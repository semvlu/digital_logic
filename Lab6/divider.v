==> flow/design.v <==
`timescale 1ns / 1ps
module clock_selector(
    input sw,
    output reg [26:0] chosen_divisor
    );
    always @(sw) begin
        chosen_divisor <= (sw) ? 5000 : 50000000;
    end
endmodule
`timescale 1ns / 1ps
module divider(
    input CLK, reset, sw,
    output chosen_clock,
    output digit_selector
    );
    wire [26:0] chosen_divisor;
    clock_selector cs(sw, chosen_divisor);
    frequency_converter clk24(CLK, reset, chosen_divisor, chosen_clock);
    frequency_converter disp(CLK, reset, 2 ** 15, digit_selector);
endmodule
`timescale 1ns / 1ps
module frequency_converter(
    input CLK, reset,
    input [26:0] divisor,
    output reg out_clock
    );
    reg [26:0] counter = 0;
    initial out_clock = 0;    
    always @(posedge CLK or posedge reset) 
    begin
        counter <= counter + 1;
        if (reset) begin
            out_clock <= 26'b0;
            counter <= 0;
        end
        else begin
            if (counter >= divisor - 1) begin
                counter <= 0;
                out_clock <= ~out_clock;
            end
        end
    end
endmodule
### Tool chain data of divider

Tool output for the design above, in the order of the flow.
Lines are those of the file above, counted from 1.
The mark - stands for no value.

| design | value |
|---|---|
| top | divider |
| clock input | CLK |
| library | sky130hd |
| library corner | tt_025C_1v80 |

### Word-level counts

Yosys after proc, flatten, opt, wreduce and memory -nomap, before mapping. Enables and synchronous resets that opt folds into registers are not counted as muxes. Memory bits, and registers merged into a memory's read port (data or address), are not among the register bits. Print and check cells are not counted. Equal cells are merged and count once.

| operators by class | value |
|---|---|
| add/subtract/negate cells | 3 |
| div/mod/pow operators | 0 |
| $lt $le $gt $ge | 2 |
| shift-type cells | 0 |
| bitwise logic cells | 2 |
| reductions and logical operators | 0 |
| equality and inequality tests | 0 |
| $mul | 0 |
| mux-type cells | 3 |

Operators with widths:

| operator | count |
|---|---|
| 27-bit by 1-bit adder with 27-bit output with constant B | 2 |
| 27-bit two-way mux | 2 |
| 27-bit by 32-bit greater-or-equal comparator with 1-bit output | 1 |
| 26-bit by 1-bit subtractor with 27-bit output with constant B | 1 |
| 27-bit by 15-bit greater-or-equal comparator with 1-bit output with constant B | 1 |
| 26-bit two-way mux | 1 |
| 1-bit NOT | 2 |

| word-level totals | value |
|---|---|
| RAM bits | 0 |
| output and inout bits | 2 |
| bits in read-only memories | 0 |
| memories kept | 0 |
| clocked read ports x word width | 0 |
| latch bits | 0 |
| flip-flop bits (word level) | 56 |

### Depth

Yosys ltp: most cells in a row. Word level: on the elaborated netlist, between registers, memories and ports. Mapped: between sequential cells and ports; inverters and the memories' decode and read muxes count.

| logic depth | value |
|---|---|
| depth in word-level cells | 4 |
| ABC_AREA | 1 |
| mapped depth | 12 |
| mapped depth without buffers | 12 |

### After synthesis

Source: synth_stat.txt of the flow (Yosys; design flattened, memories mapped). It holds for the ABC_AREA given above (unset counts as 0); a run with the other value may have another netlist.
Totals and module areas in this step are rounded.

| mapped netlist | value |
|---|---|
| cell count | 374 |
| mapped flip-flops | 56 |
| mapped area | 3,200 sq um |

Cell types:

| type | count | total area (sq um) |
|---|---|---|
| sky130_fd_sc_hd__dfrtp_1 | 56 | 1.4E+03 |
| sky130_fd_sc_hd__nand2_1 | 79 | 296.534 |
| sky130_fd_sc_hd__nor2_1 | 76 | 285.274 |
| sky130_fd_sc_hd__ha_1 | 19 | 237.728 |
| sky130_fd_sc_hd__xor2_1 | 17 | 148.893 |
| sky130_fd_sc_hd__inv_1 | 32 | 120.115 |
| sky130_fd_sc_hd__nand3_1 | 22 | 110.106 |
| sky130_fd_sc_hd__xnor2_1 | 11 | 96.342 |
| sky130_fd_sc_hd__nand4_1 | 9 | 56.304 |
| sky130_fd_sc_hd__nor2_4 | 4 | 45.043 |
| sky130_fd_sc_hd__nor3_1 | 9 | 45.043 |
| sky130_fd_sc_hd__nor2_2 | 7 | 43.792 |
| sky130_fd_sc_hd__nand3_2 | 4 | 40.038 |
| sky130_fd_sc_hd__a21oi_1 | 7 | 35.034 |
| sky130_fd_sc_hd__buf_12 | 1 | 20.019 |
| sky130_fd_sc_hd__nand3b_4 | 1 | 20.019 |
| sky130_fd_sc_hd__nor3_2 | 2 | 20.019 |
| sky130_fd_sc_hd__nand3_4 | 1 | 17.517 |

Other cell types: 14; their cells: 17.

### Worst setup path after synthesis

Path of least setup slack by OpenSTA after synthesis, without wires, with an ideal clock, recovery checks aside; 20% of the period is set as input and as output delay. Where synthesis merged equal registers, the netlist keeps one of their names.

| timing path post-synthesis | value |
|---|---|
| path kind | input port to flip-flop |
| start | in sw |
| end | reg clk24.counter[23] |
| path buffers | 1 |
| setup time | 0.071 ns |
| data required time | 2.729 ns |
| slack | 1.007 ns |
| arrival | 1.722 ns |
| stages on the path | 12 |
| period | 2.8 ns |
| delay of the path | 1.233 ns |
| synthesis period reached | 1.793 ns |

"delay of the path" = arrival - input delay + setup time.
"stages on the path" counts driving pins, that of a launching flip-flop among them; a cell with two outputs on the path counts twice.
"synthesis period reached" = period - worst setup slack (recovery checks aside). The figure is calculated, with input and output delays left at 20% of the set period.
The rows between start and end are the longest chain of elaborated cells between them; the timing report does not say that the signal goes this way. Where chains are equally long, one stands for them.
A line is the first line of the expression or statement that the cell stems from. Yosys adds cells for indexed reads and writes and turns some case tables into memories.
A register here has more assigning lines than the two given.

| on the way, post-synthesis | value |
|---|---|
| path through | sky130_fd_sc_hd__inv_1 > sky130_fd_sc_hd__ha_1 > sky130_fd_sc_hd__nand2_1 > sky130_fd_sc_hd__inv_1 > sky130_fd_sc_hd__a21oi_1 > sky130_fd_sc_hd__nand2_1 > sky130_fd_sc_hd__nand2_1 > sky130_fd_sc_hd__nand2_1 > sky130_fd_sc_hd__nand2_1 > sky130_fd_sc_hd__nand2_2 > sky130_fd_sc_hd__buf_4 > sky130_fd_sc_hd__nor2_1 |
| length of the longest elaborated chain | 4 |
| elaborated cells on any way between the ends | 4 |
| RTL lines with such cells | 2 |
| those cells by class | 1 x add/sub; 1 x compare; 2 x mux |

Ends and longest elaborated chain, post-synthesis:

| item | RTL line | RTL |
|---|---|---|
| start, declared | 12 | `input CLK, reset, sw,` |
| 26-bit two-way mux | 7 | `chosen_divisor <= (sw) ? 5000 : 50000000;` |
| 26-bit by 1-bit subtractor with 27-bit output | 37 | `if (counter >= divisor - 1) begin` |
| 27-bit by 32-bit greater-or-equal comparator with 1-bit output | 37 |  |
| 27-bit two-way mux | 37 |  |
| end, assigned | 31 | `counter <= counter + 1;` |
| end, assigned | 38 | `counter <= 0;` |
| end, declared | 27 | `reg [26:0] counter = 0;` |

### Worst path after layout

From the final timing report of run 1: the path of least setup slack in the routed layout; clock arrival at registers is part of the times.

| timing path post-layout | value |
|---|---|
| path kind | flip-flop to flip-flop |
| start | reg clk24.counter[14] |
| end | reg clk24.counter[9] |
| path buffers | 1 |
| arrival | 1.91 ns |
| period | 1.48 ns |
| slack | -0.23 ns |
| stages on the path | 11 |
| setup time | 0.10 ns |
| data required time | 1.67 ns |

The rows between start and end are the longest chain of elaborated cells between them; the timing report does not say that the signal goes this way. Where chains are equally long, one stands for them.
A register here has more assigning lines than the two given.

| on the way, post-layout | value |
|---|---|
| path through | sky130_fd_sc_hd__dfrtp_2 > sky130_fd_sc_hd__ha_4 > sky130_fd_sc_hd__nand2_2 > sky130_fd_sc_hd__nor2_2 > sky130_fd_sc_hd__nor2b_1 > sky130_fd_sc_hd__nand2_1 > sky130_fd_sc_hd__nand2_2 > sky130_fd_sc_hd__nand2_4 > sky130_fd_sc_hd__nand2_8 > sky130_fd_sc_hd__clkbuf_16 > sky130_fd_sc_hd__nor2_1 |
| length of the longest elaborated chain | 2 |
| elaborated cells on any way between the ends | 2 |
| RTL lines with such cells | 1 |
| those cells by class | 1 x compare; 1 x mux |

Ends and longest elaborated chain, post-layout:

| item | RTL line | RTL |
|---|---|---|
| start, declared | 27 | `reg [26:0] counter = 0;` |
| start, assigned | 31 | `counter <= counter + 1;` |
| start, assigned | 34 | `counter <= 0;` |
| 27-bit by 32-bit greater-or-equal comparator with 1-bit output | 37 | `if (counter >= divisor - 1) begin` |
| 27-bit two-way mux | 37 |  |
| end, assigned | 31 |  |
| end, assigned | 38 | `counter <= 0;` |
| end, declared | 27 |  |

==> runs of divider <==
Stored flow runs of divider (2 of them; Yosys, OpenROAD, sky130hd). They differ in their settings and are not a sequence. Constraints: input delay and output delay 20% of the set period each, output load 0.01 pF.
By "period reached" is meant the clock period of the run minus its worst setup slack. This is arithmetic on one report: input and output delays are still those of the set period (20% each).
"time on the worst setup path" = time allowed to the worst setup path (clock period - input delay - output delay, where it has them) - its slack; a late launch clock adds to it, a late capture clock takes from it.
By "total design power" is meant OpenSTA's value without simulated activity: inputs other than the clock are taken to toggle once in ten clock periods, and the tool carries that through the logic.
The results are shown rounded.
Settings: . = not set for that run.

| stored run | period_ns | CORE_UTILIZATION | SETUP_SLACK_MARGIN | PLACE_DENSITY | CORE_MARGIN | ABC_AREA | GPL_TIMING_DRIVEN | GPL_ROUTABILITY_DRIVEN | CAP_MARGIN | SLEW_MARGIN | time on the worst setup path (ns) | class of the worst setup path | period reached (ns) | die footprint (sq um) | total design power (mW) | worst slack on setup checks (ns) | setup total negative slack (ns) | post-route utilization (%) | area of the synthesized netlist (sq um) |
|---|---|---|---|---|---|---|---|---|---|---|---|---|---|---|---|---|---|---|---|
| run 1 | 1.48 | 16 | 0.38 | 0.41 | 5 | 1 | 0 | 1 | 20 | 20 | 1.71 | flip-flop to flip-flop | 1.712 | 23,000 | 3.1 | -0.23 | -5.9 | 23 | 3,200 |
| run 2 | 1.35 | 40 | . | . | 2 | . | . | . | 20 | 20 | 2.03 | flip-flop to flip-flop | 2.030 | 7,700 | 3.0 | -0.68 | -19 | 62 | 2,800 |
