==> flow/design.v <==
`timescale 1ns / 1ps
module decode(
    input [3:0] data,  
    output [7:0] segL, segR  
    );
    wire [7:0] n [9:0];  
    assign n[0] = 8'b11111100;
    assign n[1] = 8'b01100000;
    assign n[2] = 8'b11011010;
    assign n[3] = 8'b11110010;
    assign n[4] = 8'b01100110;
    assign n[5] = 8'b10110110;
    assign n[6] = 8'b10111110;
    assign n[7] = 8'b11100000;
    assign n[8] = 8'b11111110;
    assign n[9] = 8'b11110110;
    assign segL = n[data];
    assign segR = n[data];
endmodule
`timescale 1ns / 1ps
module display(
    input CLK,
    input [23:0] data,  
    output [5:0] pos,  
    output [7:0] segL, segR  
    );
    wire [3:0] temp;
    seg_scan SS(CLK, data, pos, temp);
    decode DEC(temp, segL, segR);
endmodule
`timescale 1ns / 1ps
module seg_scan(
    input CLK,
    input [23:0] data,  
    output reg [5:0] pos,    
    output reg [3:0] seg_data  
    );
    reg [2:0] counter = 0;
    always @(posedge CLK) begin
        counter <= counter + 1;
        if (counter >= 5) begin
            counter <= 0;
        end
        case (counter)
            3'b000 : begin seg_data = data[3:0]; pos = 6'b000001; end
            3'b001 : begin seg_data = data[7:4]; pos = 6'b000010; end
            3'b010 : begin seg_data = data[11:8]; pos = 6'b000100; end
            3'b011 : begin seg_data = data[15:12]; pos = 6'b001000; end
            3'b100 : begin seg_data = data[19:16]; pos = 6'b010000; end
            default : begin seg_data = data[23:20]; pos = 6'b100000; end
        endcase
     end
endmodule
Tool chain data of display
The steps from the RTL of display to its reports follow in flow order.
Line numbers count from 1 in the design file above.
Library cell names are shortened.
{"block": "inputs", "top_module": "display", "clk_port": "CLK", "lib": "sky130hd", "lib_corner": "tt_025C_1v80"}

Elaborated design
Counts by Yosys on the flattened word-level netlist (proc, flatten, opt, wreduce; memories kept). Register bits leave out memories and registers merged into their read ports (data or address); mux counts leave out enables and synchronous resets folded into registers. Print and check cells are left out. Cells with the same type and inputs are merged into one.
{"block": "bits", "input_bits": 25, "wordCells": 23, "ram_bits": 0, "clocked_rd_ports_x_width": 0, "latchBits": 0, "regBits": 13, "mem_count": 0, "mem_bits_ro": 0, "out_inout_bits": 22}
{"block": "classes", "add_sub_neg": 1, "div": 0, "n_shift": 0, "n_reduce_logical": 2, "n_cmp": 1, "equal": 13, "n_mul": 0, "logic": 0, "n_mux": 3}
{"block": "ops", "op": "case mux 8 bit (select 10 bit)", "count": 1}
{"block": "ops", "op": "case mux 6 bit (select 5 bit)", "count": 1}
{"block": "ops", "op": "case mux 4 bit (select 5 bit)", "count": 1}
{"block": "ops", "op": "== test 4 x 3 -> 1 bit (second input constant)", "count": 4}
{"block": "ops", "op": "== test 4 x 2 -> 1 bit (second input constant)", "count": 2}
{"block": "ops", "op": "== test 4 bit (second input constant)", "count": 2}
{"block": "ops", "op": "== test 3 x 2 -> 1 bit (second input constant)", "count": 2}
{"block": "ops", "op": "== test 4 x 1 -> 1 bit (second input constant)", "count": 1}
{"block": "ops", "op": "zero test 4 bit", "count": 1}
{"block": "ops", "op": "adder 3 x 1 -> 3 bit (second input constant)", "count": 1}
{"block": "ops", "op": "== test 3 x 1 -> 1 bit (second input constant)", "count": 1}
{"block": "ops", "op": "greater-or-equal comparator 3 bit (second input constant)", "count": 1}
{"block": "ops", "op": "== test 3 bit (second input constant)", "count": 1}
{"block": "ops", "op": "zero test 3 bit", "count": 1}

Logic depth
Depth = most cells in a row (Yosys ltp): at word level without a register or memory, in the mapped netlist without a sequential cell, where the memories' decode and read muxes count.
{"block": "depth", "ltp_word": 2, "ABC_AREA": 0, "ltp_mapped": 7, "depth_no_buf": 6}

Mapped cells and area
Source: synth_stat.txt of the flow (Yosys; design flattened, memories mapped). It holds for the ABC_AREA given above (unset counts as 0); a run with the other value may have another netlist.
The area totals of this step are shown rounded.
{"block": "types", "type": "dfxtp_1", "count": 13, "area_total_um2": 260.25}
{"block": "types", "type": "buf_4", "count": 9, "area_total_um2": 67.565}
{"block": "types", "type": "ha_1", "count": 5, "area_total_um2": 62.56}
{"block": "types", "type": "a21oi_1", "count": 10, "area_total_um2": 50.048}
{"block": "types", "type": "a222oi_1", "count": 4, "area_total_um2": 40.038}
{"block": "types", "type": "o21ai_0", "count": 8, "area_total_um2": 40.038}
{"block": "types", "type": "and2_1", "count": 6, "area_total_um2": 37.536}
{"block": "types", "type": "nor2_1", "count": 10, "area_total_um2": 37.536}
{"block": "types", "type": "xnor2_1", "count": 3, "area_total_um2": 26.275}
{"block": "types", "type": "buf_6", "count": 2, "area_total_um2": 22.522}
{"block": "types", "type": "inv_1", "count": 6, "area_total_um2": 22.522}
{"block": "types", "type": "nor2b_1", "count": 3, "area_total_um2": 18.768}
{"block": "types", "type": "or3_1", "count": 3, "area_total_um2": 18.768}
{"block": "types", "type": "nand2b_1", "count": 2, "area_total_um2": 12.512}
{"block": "types", "type": "buf_2", "count": 2, "area_total_um2": 10.01}
{"block": "types", "type": "maj3_1", "count": 1, "area_total_um2": 10.01}
{"block": "types", "type": "and2_4", "count": 1, "area_total_um2": 8.758}
{"block": "types", "type": "nor2b_2", "count": 1, "area_total_um2": 8.758}
Not listed: further types 7, cells in them 7.
{"block": "synth_totals", "ffs": 13, "buffers": 14, "sequential_area_mm2": 0.00026, "cell_count": 96, "area_mm2": 0.00079}
By module: a second synthesis without flattening, with its own total; a netlist apart from the flattened one above.
{"block": "hier_totals", "cells_unflattened": 88, "area_unflattened_mm2": 0.00086}
Each row is one instance without its submodules.
{"block": "modules", "module": "seg_scan", "mod_area_mm2": 0.00062, "n_inst": 1, "cells": 56, "seq_area_mm2": 0.00026}
{"block": "modules", "module": "decode", "mod_area_mm2": 0.00024, "n_inst": 1, "cells": 32, "seq_area_mm2": 0}
{"block": "modules", "module": "display", "mod_area_mm2": 0, "n_inst": 1, "cells": 0, "seq_area_mm2": 0}

Path before layout
Path of least setup slack by OpenSTA after synthesis, without wires, with an ideal clock, recovery checks aside; 20% of the period is set as input and as output delay. Where synthesis merged equal registers, the netlist keeps one of their names.
{"block": "synth_timing", "kind": "register -> output", "startpoint": "reg SS.seg_data[0]", "endpoint": "out segR[5]", "output_delay_ns": 0.296, "driving_pins": 4, "arrival_ns": 1.138, "required_time_ns": 1.184, "path_buffers": 2, "launch_ns": 0.000, "tclk_ns": 1.48, "delay_ns": 1.138, "path_slack_ns": 0.046, "period_less_setup_slack_ns": 1.434}
"delay_ns" is the arrival time less input delay plus setup time.
At an output port there is no setup time.
"driving_pins" counts driving pins, that of a launching flip-flop among them; a cell with two outputs on the path counts twice.
"period_less_setup_slack_ns" is the clock period less the worst setup slack; recovery checks do not enter. This is arithmetic on one report: input and output delays are still those of the set period (20% each).
The rows between start and end are the longest chain of elaborated cells between them; the timing report does not say that the signal goes this way. Where chains are equally long, one stands for them.
Each line given opens the expression or statement behind the cell; cells for indexed reads and writes are added by Yosys, which also makes memories of some case tables.
At most two assigning lines are given for a register; there are more.
{"block": "synth_between", "cell_sequence": "dfxtp_1 -> buf_2 -> or4_1 -> buf_4", "elab_chain_len": 2, "cells_between": 11, "cone_classes": "eq/ne (9); mux (1); reduce/logical (1)"}
{"block": "synth_rtl", "element": "start: declaration", "line_no": 36, "text": "output reg [3:0] seg_data"}
{"block": "synth_rtl", "element": "start: assignment", "line_no": 45, "text": "3'b000 : begin seg_data = data[3:0]; pos = 6'b000001; end"}
{"block": "synth_rtl", "element": "start: assignment", "line_no": 46, "text": "3'b001 : begin seg_data = data[7:4]; pos = 6'b000010; end"}
{"block": "synth_rtl", "element": "== test 4 bit", "line_no": 18, "text": "assign segR = n[data];"}
{"block": "synth_rtl", "element": "case mux 8 bit (select 10 bit)", "line_no": 18}
{"block": "synth_rtl", "element": "end: declaration", "line_no": 25, "text": "output [7:0] segL, segR"}
Some nets on the timed path still bear RTL names; the line given drives or declares the net.
{"block": "synth_named_nets", "signal": "segL[5]", "line_no": 17, "text": "assign segL = n[data];"}

Appendix: runs

module display, platform sky130hd, 2 stored runs of the flow under differing settings, order arbitrary. Input and output delays are each 20% of the period that was set; the output load is 0.01 pF.

{"run": "record 1", "settings": { "period_ns": 1.12, "CORE_UTILIZATION": 48, "SETUP_SLACK_MARGIN": -0.03, "PLACE_DENSITY_LB_ADDON": 0.12, "HOLD_SLACK_MARGIN": 0.08, "CORE_ASPECT_RATIO": 1.6, "CTS_CLUSTER_DIAMETER": 210, "CAP_MARGIN": 0, "SLEW_MARGIN": 20, "MIN_ROUTING_LAYER": "met1", "CORE_MARGIN": 2 }, "outcome": "not finished: routing ended with error DPL-0033"}
{"run": "record 2", "settings": { "period_ns": 0.951, "CORE_UTILIZATION": 62, "SETUP_SLACK_MARGIN": 0.01, "PLACE_DENSITY_LB_ADDON": 0.26, "HOLD_SLACK_MARGIN": 0.17, "CELL_PAD_IN_SITES_GLOBAL_PLACEMENT": 3, "GPL_ROUTABILITY_DRIVEN": 1, "MAX_ROUTING_LAYER": "met4", "CAP_MARGIN": 20, "CORE_MARGIN": 2, "SLEW_MARGIN": 20 }, "outcome": "not finished: placement ended with error FLW-0024"}
